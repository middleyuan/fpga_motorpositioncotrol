==> flow/design.v <==
module group3_Decoder(clk_48,Hall_A, Hall_B,dir, pos,cyc,Vel,reset_n);
input  clk_48; 
input  Hall_A ;
input  Hall_B ;
input  reset_n;
output reg  dir  ;
output reg [11:0] pos;
output reg [3:0] cyc  ;
output reg [11:0] Vel ;
reg [19:0] timercounter ;
reg [11:0] Velcount ;
reg Hall_Adelayed;
reg Hall_Bdelayed;
parameter time_interval = 500000 ;
wire add = (~Hall_A) & (Hall_B) & (~Hall_Adelayed) & (~Hall_Bdelayed) |(Hall_A) & (Hall_B) & (~Hall_Adelayed) & (Hall_Bdelayed)|(Hall_A) & (~Hall_B) & (Hall_Adelayed) & (Hall_Bdelayed)|(~Hall_A) & (~Hall_B) & (Hall_Adelayed) & (~Hall_Bdelayed);
wire minus =(Hall_A) & (~Hall_B) & (~Hall_Adelayed) & (~Hall_Bdelayed)|(~Hall_A) & (~Hall_B) & (~Hall_Adelayed) & (Hall_Bdelayed)|(~Hall_A) & (Hall_B) & (Hall_Adelayed) & (Hall_Bdelayed)|(Hall_A) & (Hall_B) & (Hall_Adelayed) & (~Hall_Bdelayed);
wire zero = (~Hall_A) & (~Hall_B) & (~Hall_Adelayed) & (~Hall_Bdelayed)|(~Hall_A) & (Hall_B) & (~Hall_Adelayed) & (Hall_Bdelayed)|(Hall_A) & (Hall_B) & (Hall_Adelayed) & (Hall_Bdelayed)|(Hall_A) & (~Hall_B) & (Hall_Adelayed) & (~Hall_Bdelayed);
always @(posedge clk_48)
if(reset_n==1) 
 begin
  timercounter <= timercounter +1  ;
  Hall_Adelayed <= Hall_A ;
  Hall_Bdelayed <= Hall_B ;
  if(pos==0 && minus == 1) 
  begin
   pos <=  347 ;   
   cyc <= cyc -1 ;
  end
  else if(add)
  begin
  dir <= 1 ; 
  pos <= pos+1;
  Velcount <= Velcount +1;
  end 
  else if(minus && pos>0)
  begin 
  dir <= 0;
  pos <= pos-1;
  Velcount <= Velcount-1;
  end
  else if(zero)
  begin
  pos <= pos;
  Velcount <= Velcount ;
  end
  if(pos>347) 
  begin
   cyc <= cyc +1 ;
   pos <= pos -348 ;
  end
  if(timercounter> time_interval)
  begin
  if(Velcount >= 0 )
		begin 
		Vel = Velcount ;
		end
  else if(Velcount < 0)
		begin  
		Vel <= (~Velcount)+1 ;
		end
  Velcount <= 0 ;
  timercounter <= 0 ;
  end
end  
else
begin 
pos <= 0 ;
cyc <= 0 ;
dir <= 0 ;
timercounter <= 0 ;
Vel <= 0 ;
end
endmodule
==> From RTL to reports: group3_Decoder <==
The steps from the RTL of group3_Decoder to its reports follow in flow order.
Line numbers count from 1 in the design file above.
Operators carry their Yosys type and port widths (W data, S select, Z words).
Cell names lack the library's common part.
{ "setup": {"top": "group3_Decoder", "clock": "clk_48", "lib": "sky130hd", "corner": "tt_025C_1v80"} }

==> After elaboration <==
Source: Yosys, flattened and elaborated, memories not mapped. Widths are those after wreduce. Registers that Yosys merges into a memory's read port (data or address) are not register bits. Print and check cells do not count. Equal cells are merged and count once.
{ "bits": {"input_bits": 4, "n_memories": 0, "clocked_rd_ports_x_width": 0, "register_bits": 63, "out_inout_bits": 29, "ramBits": 0, "romBits": 0, "latchBits": 0} }
{ "classes": {"shift": 0, "reduce_and_logical": 12, "n_logic": 33, "eq_ne": 1, "n_div": 0, "n_addsub": 9, "cmp": 5, "n_mul": 0, "mux": 13} }
{ "op_table": {"columns": ["cell", "n"], "rows": [
  ["$mux W12", 9],
  ["$add A12 B1 Y12 const B", 3],
  ["$sub A12 B1 Y12 const B", 2],
  ["$and A1 B1 Y1", 20],
  ["$add A20 B1 Y20 const B", 1],
  ["$gt A20 B19 Y1 const B", 1],
  ["$ge A12 B1 Y1 const B", 1],
  ["$gt A12 B1 Y1 const B", 1],
  ["$lt A12 B1 Y1 const B", 1],
  ["$sub A12 B9 Y12 const B", 1],
  ["$gt A12 B9 Y1 const B", 1],
  ["$not A12 Y12", 1],
  ["$logic_not A12 Y1", 1],
  ["$mux W4", 2],
  ["$or A1 B1 Y1", 6],
  ["$not A1 Y1", 6],
  ["$reduce_bool A2 Y1", 3],
  ["$reduce_and A2 Y1", 2],
  ["$add A4 B1 Y4 const B", 1],
  ["$sub A4 B1 Y4 const B", 1],
  ["$reduce_bool A4 Y1", 1],
  ["$reduce_and A3 Y1", 1],
  ["$reduce_bool A3 Y1", 1],
  ["$logic_and A1 B1 Y1", 2],
  ["$ne A2 B1 Y1 const B", 1],
  ["$reduce_or A2 Y1", 1],
  ["$mux W1", 2]
]} }

==> Longest topological paths <==
Longest topological path by Yosys (ltp), each cell counted once; first at word level (registers and memories cut), then after technology mapping (sequential cells cut; the memories' decode and read muxes count).
{ "logic_depth": {"word_depth": 12, "abc_area": 0, "ltp_mapped": 12, "mapped_depth_nobuf": 11} }

==> After synthesis <==
The flow's flattened synthesis, as Yosys stat reports it; memories are mapped. The netlist is that of the ABC_AREA named above (0 if unset); the other value can give another one.
{ "synth_totals": {"cell_count": 409, "flip_flops": 63, "mapped_area_mm2": 0.0037061} }
{ "types": {"columns": ["type", "n"], "rows": [
  ["dfxtp_1", 49],
  ["edfxtp_1", 14],
  ["ha_1", 27],
  ["nor2_1", 57],
  ["xor2_1", 20],
  ["xnor2_1", 18],
  ["nand2_1", 34],
  ["a21oi_1", 25],
  ["mux2i_1", 10],
  ["nand3_1", 14],
  ["o21a_1", 9],
  ["o21ai_0", 13],
  ["fa_1", 3],
  ["and3_1", 8],
  ["nand4_1", 8],
  ["inv_1", 13],
  ["nor3_1", 9],
  ["a211oi_1", 5]
]} }
Not listed: further types 43, cells in them 73.

==> Path before layout <==
Path of least setup slack by OpenSTA after synthesis, without wires, with an ideal clock, recovery checks aside; 20% of the period is set as input and as output delay. Where synthesis merged equal registers, the netlist keeps one of their names.
{ "synth_path": {"kind": "input-to-reg", "from": "input port Hall_A", "to": "register pos[11]", "setup_slack_ns": -0.092, "stages": 9, "t_first_pin_ns": 0.576, "required_ns": 2.758, "period_ns": 2.88, "arrival_ns": 2.850, "delay_ns": 2.396, "in_delay_ns": 0.576, "period_less_setup_slack_ns": 2.972} }
"delay_ns" is the arrival time less input delay plus setup time.
"stages" counts driving pins, that of a launching flip-flop among them; a cell with two outputs on the path counts twice.
"period_less_setup_slack_ns" = period - worst setup slack (recovery checks aside). The figure is calculated, with input and output delays left at 20% of the set period.
The rows between start and end are the longest chain of elaborated cells between them; the timing report does not say that the signal goes this way. Where chains are equally long, one stands for them.
Each line given opens the expression or statement behind the cell; cells for indexed reads and writes are added by Yosys, which also makes memories of some case tables.
A register here has more assigning lines than the two given.
{ "synth_via": {"cell_sequence": "xnor2_1 -> nand2_1 -> ha_1 -> a211oi_1 -> o21ai_0 -> a21oi_1 -> nand3_1 -> nor3b_1 -> o311a_1", "elab_chain_len": 12, "cone_cells": 34, "classes_between": "4 x mux; 27 x logic; 3 x reduce/logical"} }
{ "synth_rtl": {"columns": ["item", "line", "source"], "rows": [
  ["start: declaration", 3, "input  Hall_A ;"],
  ["$not A1 Y1", 16, "wire minus =(Hall_A) & (~Hall_B) & (~Hall_Adelayed) & (~Hall_Bdelayed)|(~Hall_A) & (~Hall_B) & (~Hall_Adelayed ..."],
  ["$and A1 B1 Y1 (3 in a row)", 16, null],
  ["$or A1 B1 Y1 (3 in a row)", 16, null],
  ["$logic_and A1 B1 Y1", 35, "else if(minus && pos>0)"],
  ["$mux W12", 35, null],
  ["$mux W12", 29, "else if(add)"],
  ["$mux W12", 24, "if(pos==0 && minus == 1)"],
  ["$mux W12", 46, "if(pos>347)"],
  ["end: assignment", 43, "pos <= pos;"],
  ["end: assignment", 49, "pos <= pos -348 ;"],
  ["end: declaration", 7, "output reg [11:0] pos;"]
]} }

==> Timing after layout <==
Path of least setup slack in the final report of record 2 (OpenROAD, finished layout, wires in). Where an end is a register, its clock arrival counts in the times.
{ "layout_path": {"kind": "input-to-reg", "from": "input port Hall_A", "to": "register Velcount[11]", "arrival_ns": 2.85, "t_first_pin_ns": 0.64, "stages": 11, "setup_slack_ns": 0.54, "required_ns": 3.39, "in_delay_ns": 0.64, "period_ns": 3.21} }
The rows between start and end are the longest chain of elaborated cells between them; the timing report does not say that the signal goes this way. Where chains are equally long, one stands for them.
A register here has more assigning lines than the two given.
The path ends at the data pin of a flip-flop with enable; ways to the enable are not counted.
{ "layout_via": {"cell_sequence": "dlygate4sd2_1 -> xnor2_4 -> nand2_4 -> buf_4 -> ha_1 -> o21a_1 -> o21a_1 -> o211ai_1 -> a21oi_1 -> o21ai_0 -> nor3b_1", "elab_chain_len": 11, "cone_cells": 32, "classes_between": "3 x mux; 27 x logic; 2 x reduce/logical"} }
{ "layout_rtl": {"columns": ["item", "line", "source"], "rows": [
  ["start: declaration", 3, "input  Hall_A ;"],
  ["$not A1 Y1", 16, "wire minus =(Hall_A) & (~Hall_B) & (~Hall_Adelayed) & (~Hall_Bdelayed)|(~Hall_A) & (~Hall_B) & (~Hall_Adelayed ..."],
  ["$and A1 B1 Y1 (3 in a row)", 16, null],
  ["$or A1 B1 Y1 (3 in a row)", 16, null],
  ["$logic_and A1 B1 Y1", 35, "else if(minus && pos>0)"],
  ["$mux W12", 35, null],
  ["$mux W12", 29, "else if(add)"],
  ["$mux W12", 24, "if(pos==0 && minus == 1)"],
  ["end: assignment", 33, "Velcount <= Velcount +1;"],
  ["end: assignment", 39, "Velcount <= Velcount-1;"],
  ["end: declaration", 11, "reg [11:0] Velcount ;"]
]} }

# Flow runs of group3_Decoder

Settings and measured results of 2 stored flow runs for module group3_Decoder (sky130hd), not sorted in any way. The constraints put input and output delay at 20% of the set period each and load the outputs with 0.01 pF.
"achievedPeriod_ns" = clock period - worst setup slack. The figure is calculated, with input and output delays left at 20% of the set period.
"worstPathTime_ns" is the time allowed to the run's worst setup path (the clock period less input and output delay, where it has them) less its slack. Clock arrival times count: a late capture clock shortens it, a late launch clock lengthens it.
"design_power_uw" rests on the timing tool's default activity at the inputs, not on a simulated workload.

Record 1
==> flow/run.sh <==
#!/bin/bash
# the make line also repeats the synthesis and layout settings of config.mk as NAME=value (left out here)
make -C /OpenROAD-flow-scripts/flow DESIGN_CONFIG=/design/flow/config.mk WORK_HOME=/design/flow/orfs CLKGATE_MAP_FILE= finish
==> flow/config.mk <==
export PLATFORM = sky130hd
export DESIGN_NAME = group3_Decoder
export DESIGN_NICKNAME = group3_Decoder
export VERILOG_FILES = /design/flow/design.v
export SDC_FILE = /design/flow/constraint.sdc
export NUM_CORES = 4
export LEC_CHECK = 0
export ABC_AREA = 1
export CAP_MARGIN = 20
export CELL_PAD_IN_SITES_DETAIL_PLACEMENT = 2
export CELL_PAD_IN_SITES_GLOBAL_PLACEMENT = 2
export CORE_MARGIN = 6
export CORE_UTILIZATION = 48
export CTS_CLUSTER_SIZE = 24
export PLACE_DENSITY_LB_ADDON = 0.19
export SETUP_SLACK_MARGIN = -0.14
export SLEW_MARGIN = 20
==> flow/constraint.sdc <==
create_clock -name core_clock -period 4.79 [get_ports {clk_48}]
set_input_delay 0.9580 -clock core_clock [delete_from_list [all_inputs] [get_ports {clk_48}]]
set_output_delay 0.9580 -clock core_clock [all_outputs]
set_load 0.01 [all_outputs]

==> results of record 1, as JSON <==
{
  "outcome": "incomplete, placement halted on FLW-0024"
}

Record 2
==> flow/run.sh <==
#!/bin/bash
# the make line also repeats the synthesis and layout settings of config.mk as NAME=value (left out here)
make -C /OpenROAD-flow-scripts/flow DESIGN_CONFIG=/design/flow/config.mk WORK_HOME=/design/flow/orfs CLKGATE_MAP_FILE= finish
==> flow/config.mk <==
export PLATFORM = sky130hd
export DESIGN_NAME = group3_Decoder
export DESIGN_NICKNAME = group3_Decoder
export VERILOG_FILES = /design/flow/design.v
export SDC_FILE = /design/flow/constraint.sdc
export NUM_CORES = 4
export LEC_CHECK = 0
export CAP_MARGIN = 20
export CORE_MARGIN = 2
export CORE_UTILIZATION = 40
export SETUP_SLACK_MARGIN = 0.41
export SLEW_MARGIN = 20
==> flow/constraint.sdc <==
create_clock -name core_clock -period 3.21 [get_ports {clk_48}]
set_input_delay 0.6420 -clock core_clock [delete_from_list [all_inputs] [get_ports {clk_48}]]
set_output_delay 0.6420 -clock core_clock [all_outputs]
set_load 0.01 [all_outputs]

==> results of record 2, as JSON <==
{
  "tns_ns": 0.000,
  "fin_ws_ns": 0.540,
  "die_mm2": 0.0100511,
  "synth_area_mm2": 0.0037061,
  "timing.hold.ws_ns": 0.466,
  "achievedPeriod_ns": 2.670,
  "worstPathTime_ns": 2.03,
  "worst_path_kind": "input-to-reg",
  "finish.utilization_pct": 49.7,
  "design_power_uw": 3724,
  "stdcell_area_mm2": 0.0045268
}
