==> flow/design.v <==
module motor_click
(
input  clk_48    , 
input  reset_n   ,
input  EN_180_90 ,         
input  command   ,
input   [11:0] pos ,
output reg [11:0] errorabs,
output reg signed [11:0] error,
output reg errorsign 
);
reg   [11:0] next_errorabs ;
reg signed  [11:0] next_error ;
reg   [11:0] pos_reg ; 
reg next_errorsign;
always @(posedge clk_48 or negedge reset_n)
begin
    if (reset_n == 0) 
	 begin
	 errorabs <= 0 ;
	 error <=  0 ;
	 pos_reg <= 0 ;
	 errorsign <= 0;
	 end
    else
	 begin
	    pos_reg  <= pos ;
       error  <= next_error ;  
		 errorabs  <= next_errorabs ;
		 errorsign <= next_errorsign ;
	 end		
end
always @(*)
begin 
   next_error  = error ;
   next_errorabs = errorabs ;
	next_errorsign = errorsign ;
	if (EN_180_90 ==  0 ) 
	begin
	   next_error = 174 - pos_reg ;
	   if(next_error < 0)	begin
		next_errorabs =  -next_error ;
		next_errorsign = 1;
		end
	   else begin
		next_errorabs = next_error ;
		next_errorsign = 0;
		end
	end
	if (EN_180_90 ==  1 ) 
	begin
	next_error = 87 - pos_reg ;
      if(next_error < 0 )	begin	
		next_errorabs =  -next_error ;
		next_errorsign = 1;
		end
	   else begin
		next_errorabs = next_error ;
	   next_errorsign = 0;
		end
   end
end 
endmodule 
Step by step through the tools: motor_click
Tool output for the design above, in the order of the flow.
Line numbers count from 1 in the design file above.
A cell with - has no value.

set-up
  design top = motor_click
  clock = clk_48
  library = sky130hd
  library corner = tt_025C_1v80

After elaboration
Source: Yosys, flattened and elaborated, memories not mapped. Widths are those after wreduce; folded enables and synchronous resets count as part of the registers. Registers that Yosys merges into a memory's read port (data or address) are not register bits. Print and check cells do not count. Equal cells are merged and count once.

storage and ports
  flip-flop bits (word level) = 37
  input port bits = 16
  output and inout bits = 25
  elaborated cells = 17

cells by class
  add/sub/neg operators = 4
  $lt $le $gt $ge = 2
  muxes and demuxes = 7

operator list
  cell                                                          number
  2-to-1 mux 12 bit                                             4
  less-than comparator 12 x 1 -> 1 bit (second input constant)  2
  negator 12 bit                                                2
  subtractor 7 x 12 -> 12 bit (first input constant)            1
  subtractor 8 x 12 -> 12 bit (first input constant)            1
  2-to-1 mux 1 bit                                              3

Longest topological paths
Depth = most cells in a row (Yosys ltp): at word level without a register or memory, in the mapped netlist without a sequential cell, where the memories' decode and read muxes count.

depth
  depth in word-level cells = 4
  ABC_AREA = 0
  gate-level depth with buffers = 10
  gate-level depth less buffers = 8

Synthesis result
Yosys stat after the flow's synthesis: flattened, memories mapped to cells. It holds for the ABC_AREA given above (unset counts as 0); a run with the other value may have another netlist.

cells by type
  cell                       number  area in all (µm²)
  sky130_fd_sc_hd__dfrtp_1   35      875.84
  sky130_fd_sc_hd__xnor2_1   20      175.168
  sky130_fd_sc_hd__xor2_1    14      122.618
  sky130_fd_sc_hd__ha_1      6       75.072
  sky130_fd_sc_hd__mux2i_1   7       70.067
  sky130_fd_sc_hd__a21oi_1   12      60.058
  sky130_fd_sc_hd__nor2_1    16      60.058
  sky130_fd_sc_hd__nand2_1   14      52.55
  sky130_fd_sc_hd__o21ai_0   8       40.038
  sky130_fd_sc_hd__nand2b_1  6       37.536
  sky130_fd_sc_hd__o211ai_1  5       37.536
  sky130_fd_sc_hd__nand3_1   7       35.034
  sky130_fd_sc_hd__buf_6     3       33.782
  sky130_fd_sc_hd__inv_1     9       33.782
  sky130_fd_sc_hd__a31oi_1   5       31.28
  sky130_fd_sc_hd__buf_4     4       30.029
  sky130_fd_sc_hd__buf_2     5       25.024
  sky130_fd_sc_hd__nand4_1   4       25.024

Not listed: further types 37, cells in them 54.

synthesis totals
  standard cells after synthesis = 234
  cell area after synthesis = 2252.2 µm²
  sequential area = 875.8 µm²
  flip-flops = 35
  buffers = 17

Worst setup path after synthesis
Source: OpenSTA report_checks on the synthesized netlist (no wires, ideal clock, input and output delay 20% of the period each), path of least setup slack; recovery checks are left aside. Register names are those of the netlist, which keeps one name where synthesis merged equal registers.

timing post-synthesis
  path kind = register to register
  from = register pos_reg[3]
  to = register errorabs[2]
  clock period = 3.76 ns
  setup time = 0.126 ns
  launch time at the first pin = 0.000 ns
  arrival time = 2.230 ns
  required time = 3.634 ns
  setup slack = 1.405 ns
  path delay = 2.356 ns
  driving pins on the path = 11
  path buffers = 2
  period reached after synthesis = 2.355 ns

"path delay" is the arrival time less input delay plus setup time.
"driving pins on the path": output pins that drive a net of the path, with the launching flip-flop's if there is one; two outputs of one cell count as two.
"period reached after synthesis" is the clock period less the worst setup slack; recovery checks do not enter. This is arithmetic on one report: input and output delays are still those of the set period (20% each).
Between the ends stands the longest chain of elaborated cells between them, by number of cells; it is not shown to be the way that was timed. Of several equally long chains one is given.
A line is the first line of the expression or statement that the cell stems from. Yosys adds cells for indexed reads and writes and turns some case tables into memories.

between the ends, post-synthesis
  path through = sky130_fd_sc_hd__dfrtp_1 > sky130_fd_sc_hd__buf_2 > sky130_fd_sc_hd__inv_1 > sky130_fd_sc_hd__ha_1 > sky130_fd_sc_hd__nor2b_1 > sky130_fd_sc_hd__o221a_4 > sky130_fd_sc_hd__or3_1 > sky130_fd_sc_hd__buf_6 > sky130_fd_sc_hd__a311oi_1 > sky130_fd_sc_hd__a311oi_2 > sky130_fd_sc_hd__xnor2_1
  length of the longest elaborated chain = 4
  elaborated cells between the ends (all ways) = 7
  RTL lines with such cells = 5
  those cells by class = add/sub: 2; compare: 2; mux: 3

ends and longest elaborated chain, post-synthesis
  element                               line  text
  start: declaration                    14    reg   [11:0] pos_reg ;
  start: assignment                     22    pos_reg <= 0 ;
  start: assignment                     27    pos_reg <= pos ;
  subtractor 8 x 12 -> 12 bit           40    next_error = 174 - pos_reg ;
  less-than comparator 12 x 1 -> 1 bit  41    if(next_error < 0) begin
  2-to-1 mux 12 bit                     41
  2-to-1 mux 12 bit                     50    if (EN_180_90 == 1 )
  end: assignment                       20    errorabs <= 0 ;
  end: assignment                       29    errorabs <= next_errorabs ;
  end: declaration                      8     output reg [11:0] errorabs,

Worst path after layout
From the final timing report of run 2: the path of least setup slack in the routed layout; clock arrival at registers is part of the times.

timing post-layout
  path kind = register to register
  from = register pos_reg[3]
  to = register errorabs[9]
  clock period = 3.97 ns
  setup time = 0.12 ns
  launch time at the first pin = 0.29 ns
  arrival time = 2.98 ns
  required time = 4.14 ns
  setup slack = 1.16 ns
  driving pins on the path = 9
  path buffers = 0

Between the ends stands the longest chain of elaborated cells between them, by number of cells; it is not shown to be the way that was timed. Of several equally long chains one is given.

between the ends, post-layout
  path through = sky130_fd_sc_hd__dfrtp_1 > sky130_fd_sc_hd__inv_1 > sky130_fd_sc_hd__ha_1 > sky130_fd_sc_hd__and4b_1 > sky130_fd_sc_hd__nor3_1 > sky130_fd_sc_hd__o22ai_1 > sky130_fd_sc_hd__nor3_1 > sky130_fd_sc_hd__a2111oi_0 > sky130_fd_sc_hd__a221o_1
  length of the longest elaborated chain = 4
  elaborated cells between the ends (all ways) = 9
  RTL lines with such cells = 7
  those cells by class = add/sub: 4; compare: 2; mux: 3

ends and longest elaborated chain, post-layout
  element                      line  text
  start: declaration           14    reg   [11:0] pos_reg ;
  start: assignment            22    pos_reg <= 0 ;
  start: assignment            27    pos_reg <= pos ;
  subtractor 8 x 12 -> 12 bit  40    next_error = 174 - pos_reg ;
  negator 12 bit               42    next_errorabs = -next_error ;
  2-to-1 mux 12 bit            41    if(next_error < 0) begin
  2-to-1 mux 12 bit            50    if (EN_180_90 == 1 )
  end: assignment              20    errorabs <= 0 ;
  end: assignment              29    errorabs <= next_errorabs ;
  end: declaration             8     output reg [11:0] errorabs,

Subject: motor_click on sky130hd, stored results

Hello all,

Record of 2 stored runs of the RTL-to-layout flow on motor_click, platform sky130hd. The runs are unordered. Constraints: input delay and output delay 20% of the set period each, output load 0.01 pF.
"finish__power__total" is the tool's figure for a default switching activity; nothing was simulated.

settings of run 1
{
  "period_ns": 3.19,
  "CORE_UTILIZATION": 66,
  "PLACE_DENSITY_LB_ADDON": 0.24,
  "HOLD_SLACK_MARGIN": 0.2,
  "CORE_ASPECT_RATIO": 1.49,
  "CELL_PAD_IN_SITES_DETAIL_PLACEMENT": 1,
  "GPL_TIMING_DRIVEN": 1,
  "GPL_ROUTABILITY_DRIVEN": 0,
  "CTS_CLUSTER_SIZE": 40,
  "CTS_CLUSTER_DIAMETER": 59,
  "SLEW_MARGIN": 35,
  "MAX_ROUTING_LAYER": "met4",
  "CAP_MARGIN": 20,
  "CORE_MARGIN": 2
}
report of run 1: did not finish, place, DPL-0033

settings of run 2
{
  "period_ns": 3.97,
  "CAP_MARGIN": 20,
  "CORE_MARGIN": 2,
  "CORE_UTILIZATION": 40,
  "SLEW_MARGIN": 20
}
report of run 2
yosys chip area after synthesis (um^2): 2252.2
finish__design__die__area: 6246.5
finish__design__instance__utilization: 0.4973
finish__timing__setup__ws: 1.161
finish__timing__setup__tns: 0.000
finish__timing__hold__ws: 0.684
finish__power__total: 9.231e-04

Thanks
